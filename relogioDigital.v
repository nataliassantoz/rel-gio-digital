==> flow/design.v <==
module contaSegundos(
    input clk,        
    input rst, 
    input zerou_hr,    
    input ajuste,   
    output reg sinal_segundos,   
    output reg leds             
); 
    reg [5:0] count;  
    always @(posedge clk or posedge rst) begin
        if (rst) begin
            count <= 6'h3A;      
            sinal_segundos <= 0;  
            leds <= 0;            
        end else if (zerou_hr) begin
            sinal_segundos <= 0;  
            leds <= 0;            
        end else if (count == 6'h3B) begin
            count <= 6'h01;      
            sinal_segundos <= 1;  
            leds <= ~leds;        
        end 
        else if(ajuste) begin 
            leds <= 6'h01; 
            sinal_segundos <= 0; 
        end
        else begin
            count <= count + 1'b1;  
            sinal_segundos <= 0;    
            leds <= ~leds;           
        end
    end
endmodule
module dec7seg(
    input [3:0] digit, 
    output [6:0] seg
);
    assign seg =
        (digit == 4'h0) ? 7'b1111110 :  
        (digit == 4'h1) ? 7'b0110000 :  
        (digit == 4'h2) ? 7'b1101101 :  
        (digit == 4'h3) ? 7'b1111001 :  
        (digit == 4'h4) ? 7'b0110011 :  
        (digit == 4'h5) ? 7'b1011011 :  
        (digit == 4'h6) ? 7'b1011111 :  
        (digit == 4'h7) ? 7'b1110000 :  
        (digit == 4'h8) ? 7'b1111111 :  
        (digit == 4'h9) ? 7'b1111011 :  
        (digit == 4'hA) ? 7'b1110111 :  
        (digit == 4'hB) ? 7'b0011111 :  
        (digit == 4'hC) ? 7'b1001110 :  
        (digit == 4'hD) ? 7'b0111101 :  
        (digit == 4'hE) ? 7'b1001111 :  
        (digit == 4'hF) ? 7'b1000111 :  
        7'b0000000;  
endmodule
module contaHoras(
    input clk,
    input rst,
    input inc_hours,          
    input ajuste,             
    input btn,                
    output reg [5:0] horas,
    output reg zerou_hr       
);
    always @(posedge clk or posedge rst) begin
        if (rst) begin
            horas <= 6'h17;    
            zerou_hr <= 0;     
        end else if (ajuste) begin
            if (btn) begin
                if (horas == 6'h17) begin
                    horas <= 6'h00;    
                end else begin
                    horas <= horas + 1'b1;
                end
            end
        end 
        else if (inc_hours) begin   
            if (horas == 6'h17) begin
                horas <= 6'h00;    
                zerou_hr <= 1;     
            end else begin
                horas <= horas + 1'b1;  
                zerou_hr <= 1;          
            end
        end else begin
            zerou_hr <= 0;   
        end
    end
endmodule
module contaMinutos(
    input clk,
    input rst,
    input sinal,         
    input ajuste,        
    input btn,           
    output reg [5:0] count,
    output reg inc_hours       
);
    always @(posedge clk or posedge rst) begin
        if (rst) begin
            count <= 6'h3B;           
            inc_hours <= 0;           
        end else if (ajuste) begin
            if (btn) begin
                if (count == 6'h3B) begin
                    count <= 6'h00;     
                end else begin
                    count <= count + 1'b1;
                end
            end
        end
         else if (sinal) begin
            if (count == 6'h3B) begin
                inc_hours <= 1;     
                count <= 6'h00;     
            end else begin
                count <= count + 1'b1;   
                inc_hours <= 0;          
            end
        end
        else begin
            inc_hours <= 0;   
        end
    end
endmodule
module exibeNumero(
    input [5:0] Num,
    output [6:0] seg0,
    output [6:0] seg1
);
    wire [3:0] unidade;
    wire [3:0] dezena;
    assign unidade = Num % 10;  
    assign dezena = Num / 10;   
    dec7seg decod0 (.digit(unidade), .seg(seg0));
    dec7seg decod1 (.digit(dezena), .seg(seg1));
endmodule
module funcionandoRelogio(
    input clk,
    input rst,
    input btn0,    
    input btn1,    
    output [6:0] mins0,
    output [6:0] mins1,
    output [6:0] horas0,
    output [6:0] horas1,
    output led     
);
    localparam RODANDO = 2'b00;       
    localparam AJUSTA_MINUTO = 2'b01; 
    localparam AJUSTA_HORA = 2'b10;   
    reg [1:0] estado_atual, proximo_estado;
    wire [5:0] mins;
    wire [5:0] horas;
    wire sinal_segundos;   
    wire inc_hours;        
    wire zerou_hr;
    wire leds;             
    contaSegundos segundos (
        .clk(clk), 
        .rst(rst), 
        .ajuste(estado_atual == AJUSTA_MINUTO || estado_atual == AJUSTA_HORA),
        .sinal_segundos(sinal_segundos),
        .zerou_hr(zerou_hr),
        .leds(led)          
    );
    contaMinutos minutos (
        .clk(clk), 
        .rst(rst), 
        .sinal(sinal_segundos), 
        .ajuste(estado_atual == AJUSTA_MINUTO), 
        .btn(btn1), 
        .count(mins), 
        .inc_hours(inc_hours)
    );
    contaHoras horasContador (
        .clk(clk), 
        .rst(rst), 
        .inc_hours(inc_hours), 
        .ajuste(estado_atual == AJUSTA_HORA), 
        .btn(btn1), 
        .horas(horas),
        .zerou_hr(zerou_hr)
    );
    always @(posedge clk or posedge rst) begin
        if (rst) begin
            estado_atual <= RODANDO;
        end else begin
            estado_atual <= proximo_estado;
        end
    end
    always @(*) begin
        case (estado_atual)
            RODANDO: begin
                if (btn0) 
                    proximo_estado = AJUSTA_MINUTO;   
                else 
                    proximo_estado = RODANDO;
            end
            AJUSTA_MINUTO: begin
                if (btn0) 
                    proximo_estado = AJUSTA_HORA;   
                else 
                    proximo_estado = AJUSTA_MINUTO;
            end
            AJUSTA_HORA: begin
                if (btn0) 
                    proximo_estado = RODANDO;   
                else 
                    proximo_estado = AJUSTA_HORA;
            end
            default: proximo_estado = RODANDO;
        endcase
    end
    exibeNumero exibeMinutos (.Num(mins), .seg0(mins0), .seg1(mins1));
    exibeNumero exibeHoras (.Num(horas), .seg0(horas0), .seg1(horas1));
    assign leds = led;
endmodule
# Tool chain data of funcionandoRelogio
# What the tools print for funcionandoRelogio, step after step.
# Line numbers count from 1 in the design file above.
# Operators: Yosys type, input widths -> output width; for muxes data width and select width s.
# The mark -- stands for no value.
dict set report inputs {
  top {funcionandoRelogio}
  clock {clk}
  lib {sky130hd}
  pvt_corner {tt_025C_1v80}
}

# After elaboration
# Source: Yosys, flattened and elaborated, memories not mapped. Widths are those after wreduce. Registers that Yosys merges into a memory's read port (data or address) are not register bits. Print and check cells do not count. Equal cells are merged and count once.
dict set report word_totals {
  input_bits 4
  elab_cells 182
  output_inout_bits 29
  register_bits 24
}
dict set report op_classes {
  mux 86
  div 4
  addsub 3
  n_logic 2
  n_reduce_logical 11
  n_eq 68
}
# op n
set ops {}
lappend ops {{$mux 7} 64}
lappend ops {{$div 6x4->32 const B} 2}
lappend ops {{$mod 6x4->32 const B} 2}
lappend ops {{$eq 4x4->1 const B} 32}
lappend ops {{$eq 4x3->1 const B} 16}
lappend ops {{$mux 6} 10}
lappend ops {{$eq 4x2->1 const B} 8}
lappend ops {{$add 6x1->6 const B} 3}
lappend ops {{$eq 4x1->1 const B} 4}
lappend ops {{$logic_not 4->1} 4}
lappend ops {{$eq 6x6->1 const B} 2}
lappend ops {{$mux 1} 9}
lappend ops {{$reduce_and 2->1} 3}
lappend ops {{$eq 6x5->1 const B} 1}
lappend ops {{$pmux 2 s3} 1}
lappend ops {{$ne 2x2->1 const B} 2}
lappend ops {{$reduce_bool 2->1} 2}
lappend ops {{$mux 2} 2}
lappend ops {{$not 1->1} 2}
lappend ops {{$eq 2x1->1 const B} 1}
lappend ops {{$ne 2x1->1 const B} 1}
lappend ops {{$eq 2x2->1 const B} 1}
lappend ops {{$logic_not 2->1} 1}
lappend ops {{$logic_or 1x1->1} 1}

# Depth
# Yosys ltp: most cells in a row. Word level: on the elaborated netlist, between registers, memories and ports. Mapped: between sequential cells and ports; inverters and the memories' decode and read muxes count.
dict set report depth {
  ltp_word 18
  abc_area 0
  depth_mapped 17
  mapped_depth_nobuf 15
}

# After synthesis
# Yosys stat after the flow's synthesis: flattened, memories mapped to cells. It holds for the ABC_AREA given above (unset counts as 0); a run with the other value may have another netlist.
# The area totals of this step are shown rounded.
# type n area_total_um2
set types {}
lappend types {sky130_fd_sc_hd__dfstp_2 14 367.853}
lappend types {sky130_fd_sc_hd__dfrtp_1 11 275.264}
lappend types {sky130_fd_sc_hd__ha_1 13 162.656}
lappend types {sky130_fd_sc_hd__nand2_1 29 108.854}
lappend types {sky130_fd_sc_hd__mux2_2 9 101.347}
lappend types {sky130_fd_sc_hd__o21ai_0 20 100.096}
lappend types {sky130_fd_sc_hd__nor2_1 26 97.594}
lappend types {sky130_fd_sc_hd__xnor2_1 11 96.342}
lappend types {sky130_fd_sc_hd__a21oi_1 18 90.086}
lappend types {sky130_fd_sc_hd__xor2_1 7 61.309}
lappend types {sky130_fd_sc_hd__nor3_1 12 60.058}
lappend types {sky130_fd_sc_hd__nor2b_1 8 50.048}
lappend types {sky130_fd_sc_hd__xnor2_2 3 48.797}
lappend types {sky130_fd_sc_hd__o211ai_1 6 45.043}
lappend types {sky130_fd_sc_hd__inv_1 11 41.29}
lappend types {sky130_fd_sc_hd__nand2b_1 6 37.536}
lappend types {sky130_fd_sc_hd__nand4_1 6 37.536}
lappend types {sky130_fd_sc_hd__buf_2 7 35.034}
# Other cell types: 51; their cells: 105.
dict set report synth_totals {
  buffers 18
  sequential_area_um2 643
  flip_flops 25
  stdcells 322
  yosys_area_um2 2650
}
# The figures by module come from a second, unflattened synthesis with its own total; it is not the netlist above.
dict set report unflattened {
  cells_unflattened 333
  area_unflattened_um2 2910
}
# Rows give one instance, submodules left out.
# module n_cells seq_area_um2 n_inst area_um2
set by_module {}
lappend by_module {dec7seg 31 0.0 4 235}
lappend by_module {exibeNumero 46 0.0 2 349}
lappend by_module {contaSegundos 41 205 1 407}
lappend by_module {contaMinutos 37 181 1 388}
lappend by_module {contaHoras 31 180 1 359}
lappend by_module {funcionandoRelogio 8 76.3 1 120}

# Timing after synthesis
# Path of least setup slack by OpenSTA after synthesis, without wires, with an ideal clock, recovery checks aside; 20% of the period is set as input and as output delay. Where synthesis merged equal registers, the netlist keeps one of their names.
dict set report synth_path {
  path_type {flip-flop to output port}
  start {register minutos.count[4]}
  end {output port mins0[0]}
  driving_pins 17
  n_path_buf 2
  output_delay_ns 0.960
  arrival_time_ns 3.724
  period_ns 4.8
  t_required_ns 3.840
  launch_ns 0.000
  path_slack_ns 0.116
  path_delay_ns 3.724
  synth_period_reached_ns 4.684
}
# "path_delay_ns" = arrival - input delay + setup time.
# A path that ends at an output port has no setup time.
# "driving_pins": output pins that drive a net of the path, with the launching flip-flop's if there is one; two outputs of one cell count as two.
# "synth_period_reached_ns" = period - worst setup slack (recovery checks aside). The figure is calculated, with input and output delays left at 20% of the set period.
# Between the ends stands the longest chain of elaborated cells between them, by number of cells; it is not shown to be the way that was timed. Of several equally long chains one is given.
# A line is the first line of the expression or statement that the cell stems from. Yosys adds cells for indexed reads and writes and turns some case tables into memories.
# At most two assigning lines are given for a register; there are more.
dict set report synth_between {
  cell_sequence {sky130_fd_sc_hd__dfstp_2 > sky130_fd_sc_hd__buf_2 > sky130_fd_sc_hd__inv_1 > sky130_fd_sc_hd__ha_1 > sky130_fd_sc_hd__or2_1 > sky130_fd_sc_hd__ha_1 > sky130_fd_sc_hd__o21ba_2 > sky130_fd_sc_hd__and3_1 > sky130_fd_sc_hd__o31a_1 > sky130_fd_sc_hd__o21ba_2 > sky130_fd_sc_hd__buf_2 > sky130_fd_sc_hd__ha_1 > sky130_fd_sc_hd__inv_1 > sky130_fd_sc_hd__xnor2_1 > sky130_fd_sc_hd__xnor2_2 > sky130_fd_sc_hd__mux2_2 > sky130_fd_sc_hd__a221oi_2}
  elab_chain_len 18
  cells_between 33
  cone_lines 17
  cone_classes {1 x div; 15 x eq/ne; 16 x mux; 1 x reduce/logical}
}
# element line_no
set synth_lines {}
lappend synth_lines {{from (decl)} 98} ;# output reg [5:0] count,
lappend synth_lines {{from (assign)} 110} ;# count <= count + 1'b1;
lappend synth_lines {{from (assign)} 119} ;# count <= count + 1'b1;
lappend synth_lines {{$mod 6x4->32} 135} ;# assign unidade = Num % 10;
lappend synth_lines {{$eq 4x4->1} 54} ;# (digit == 4'hF) ? 7'b1000111 :
lappend synth_lines {{$mux 7} 54}
lappend synth_lines {{$mux 7} 53} ;# (digit == 4'hE) ? 7'b1001111 :
lappend synth_lines {{$mux 7} 52} ;# (digit == 4'hD) ? 7'b0111101 :
lappend synth_lines {{$mux 7} 51} ;# (digit == 4'hC) ? 7'b1001110 :
lappend synth_lines {{$mux 7} 50} ;# (digit == 4'hB) ? 7'b0011111 :
lappend synth_lines {{(+4 left out)} --}
lappend synth_lines {{$mux 7} 45} ;# (digit == 4'h6) ? 7'b1011111 :
lappend synth_lines {{$mux 7} 44} ;# (digit == 4'h5) ? 7'b1011011 :
lappend synth_lines {{$mux 7} 43} ;# (digit == 4'h4) ? 7'b0110011 :
lappend synth_lines {{$mux 7} 42} ;# (digit == 4'h3) ? 7'b1111001 :
lappend synth_lines {{$mux 7} 41} ;# (digit == 4'h2) ? 7'b1101101 :
lappend synth_lines {{$mux 7} 40} ;# (digit == 4'h1) ? 7'b0110000 :
lappend synth_lines {{$mux 7} 39} ;# (digit == 4'h0) ? 7'b1111110 :
lappend synth_lines {{to (decl)} 145} ;# output [6:0] mins0,

# Path in the finished layout
# From the final timing report of flow run A: the path of least setup slack in the routed layout; clock arrival at registers is part of the times.
dict set report layout_path {
  path_type {flip-flop to output port}
  start {register minutos.count[4]}
  end {output port mins0[0]}
  n_path_buf 3
  period_ns 3.52
  arrival_time_ns 3.84
  path_slack_ns -1.02
  output_delay_ns 0.70
  launch_ns 0.26
  t_required_ns 2.82
  driving_pins 18
}
# Between the ends stands the longest chain of elaborated cells between them, by number of cells; it is not shown to be the way that was timed. Of several equally long chains one is given.
# At most two assigning lines are given for a register; there are more.
dict set report layout_between {
  cell_sequence {sky130_fd_sc_hd__dfstp_2 > sky130_fd_sc_hd__buf_6 > sky130_fd_sc_hd__inv_4 > sky130_fd_sc_hd__ha_4 > sky130_fd_sc_hd__or2_4 > sky130_fd_sc_hd__ha_4 > sky130_fd_sc_hd__o21ba_4 > sky130_fd_sc_hd__and3_4 > sky130_fd_sc_hd__o31a_1 > sky130_fd_sc_hd__o21ba_4 > sky130_fd_sc_hd__ha_4 > sky130_fd_sc_hd__inv_4 > sky130_fd_sc_hd__xnor2_4 > sky130_fd_sc_hd__xnor2_4 > sky130_fd_sc_hd__buf_6 > sky130_fd_sc_hd__mux2_4 > sky130_fd_sc_hd__a221oi_4 > sky130_fd_sc_hd__buf_2}
  elab_chain_len 18
  cells_between 33
  cone_lines 17
  cone_classes {1 x div; 15 x eq/ne; 16 x mux; 1 x reduce/logical}
}
# element line_no
set layout_lines {}
lappend layout_lines {{from (decl)} 98} ;# output reg [5:0] count,
lappend layout_lines {{from (assign)} 110} ;# count <= count + 1'b1;
lappend layout_lines {{from (assign)} 119} ;# count <= count + 1'b1;
lappend layout_lines {{$mod 6x4->32} 135} ;# assign unidade = Num % 10;
lappend layout_lines {{$eq 4x4->1} 54} ;# (digit == 4'hF) ? 7'b1000111 :
lappend layout_lines {{$mux 7} 54}
lappend layout_lines {{$mux 7} 53} ;# (digit == 4'hE) ? 7'b1001111 :
lappend layout_lines {{$mux 7} 52} ;# (digit == 4'hD) ? 7'b0111101 :
lappend layout_lines {{$mux 7} 51} ;# (digit == 4'hC) ? 7'b1001110 :
lappend layout_lines {{$mux 7} 50} ;# (digit == 4'hB) ? 7'b0011111 :
lappend layout_lines {{(+4 left out)} --}
lappend layout_lines {{$mux 7} 45} ;# (digit == 4'h6) ? 7'b1011111 :
lappend layout_lines {{$mux 7} 44} ;# (digit == 4'h5) ? 7'b1011011 :
lappend layout_lines {{$mux 7} 43} ;# (digit == 4'h4) ? 7'b0110011 :
lappend layout_lines {{$mux 7} 42} ;# (digit == 4'h3) ? 7'b1111001 :
lappend layout_lines {{$mux 7} 41} ;# (digit == 4'h2) ? 7'b1101101 :
lappend layout_lines {{$mux 7} 40} ;# (digit == 4'h1) ? 7'b0110000 :
lappend layout_lines {{$mux 7} 39} ;# (digit == 4'h0) ? 7'b1111110 :
lappend layout_lines {{to (decl)} 145} ;# output [6:0] mins0,

; 2 stored runs of funcionandoRelogio in the flow (synthesis by Yosys, layout by OpenROAD, sky130hd cells), in arbitrary order. Constraints: input delay and output delay 20% of the set period each, output load 0.01 pF.
; "achievedPeriod_ns" = clock period - worst setup slack. The figure is calculated, with input and output delays left at 20% of the set period.
; By "worst_setup_path_time_ns" is meant the share of the clock period that the worst setup path is allowed (20% is reserved at inputs, 20% at outputs), minus its slack. Clock arrival times at its registers enter into it.
; "final_power_w": no workload was simulated; the value follows from the tool's default switching activity.
; The results are shown rounded.

[flow run A: settings]
period_ns = 3.52
CORE_UTILIZATION = 48
PLACE_DENSITY_LB_ADDON = 0.01
CORE_ASPECT_RATIO = 0.71
CELL_PAD_IN_SITES_GLOBAL_PLACEMENT = 0
CELL_PAD_IN_SITES_DETAIL_PLACEMENT = 0
TNS_END_PERCENT = 90
GPL_TIMING_DRIVEN = 0
CTS_CLUSTER_DIAMETER = 192
CAP_MARGIN = 40
MIN_ROUTING_LAYER = met1
MAX_ROUTING_LAYER = met4
CORE_MARGIN = 2
SLEW_MARGIN = 20
[flow run A: results]
achievedPeriod_ns = 4.539
final_power_w = 0.00047
synthesis_area_um2 = 2650
die_um2 = 6130
holdWs_ns = 0.451
worst_setup_path_time_ns = 3.84
worst_setup_path_type = flip-flop to output port
finalUtil_pct = 74.3
timing.setup.tns_ns = -11.5
setup_ws_ns = -1.02

[flow run B: settings]
period_ns = 3.77
CORE_UTILIZATION = 25
SETUP_SLACK_MARGIN = 0.17
HOLD_SLACK_MARGIN = 0.25
CORE_ASPECT_RATIO = 1.36
CORE_MARGIN = 8
TNS_END_PERCENT = 60
GPL_TIMING_DRIVEN = 0
GPL_ROUTABILITY_DRIVEN = 1
CTS_CLUSTER_DIAMETER = 165
SLEW_MARGIN = 0
MIN_ROUTING_LAYER = met1
CAP_MARGIN = 20
[flow run B: results]
holdWs_ns = 0.479
timing.setup.tns_ns = -6.17
final_power_w = 0.00051
setup_ws_ns = -0.888
finalUtil_pct = 36.5
worst_setup_path_time_ns = 3.90
worst_setup_path_type = flip-flop to output port
achievedPeriod_ns = 4.658
synthesis_area_um2 = 2650
die_um2 = 14200
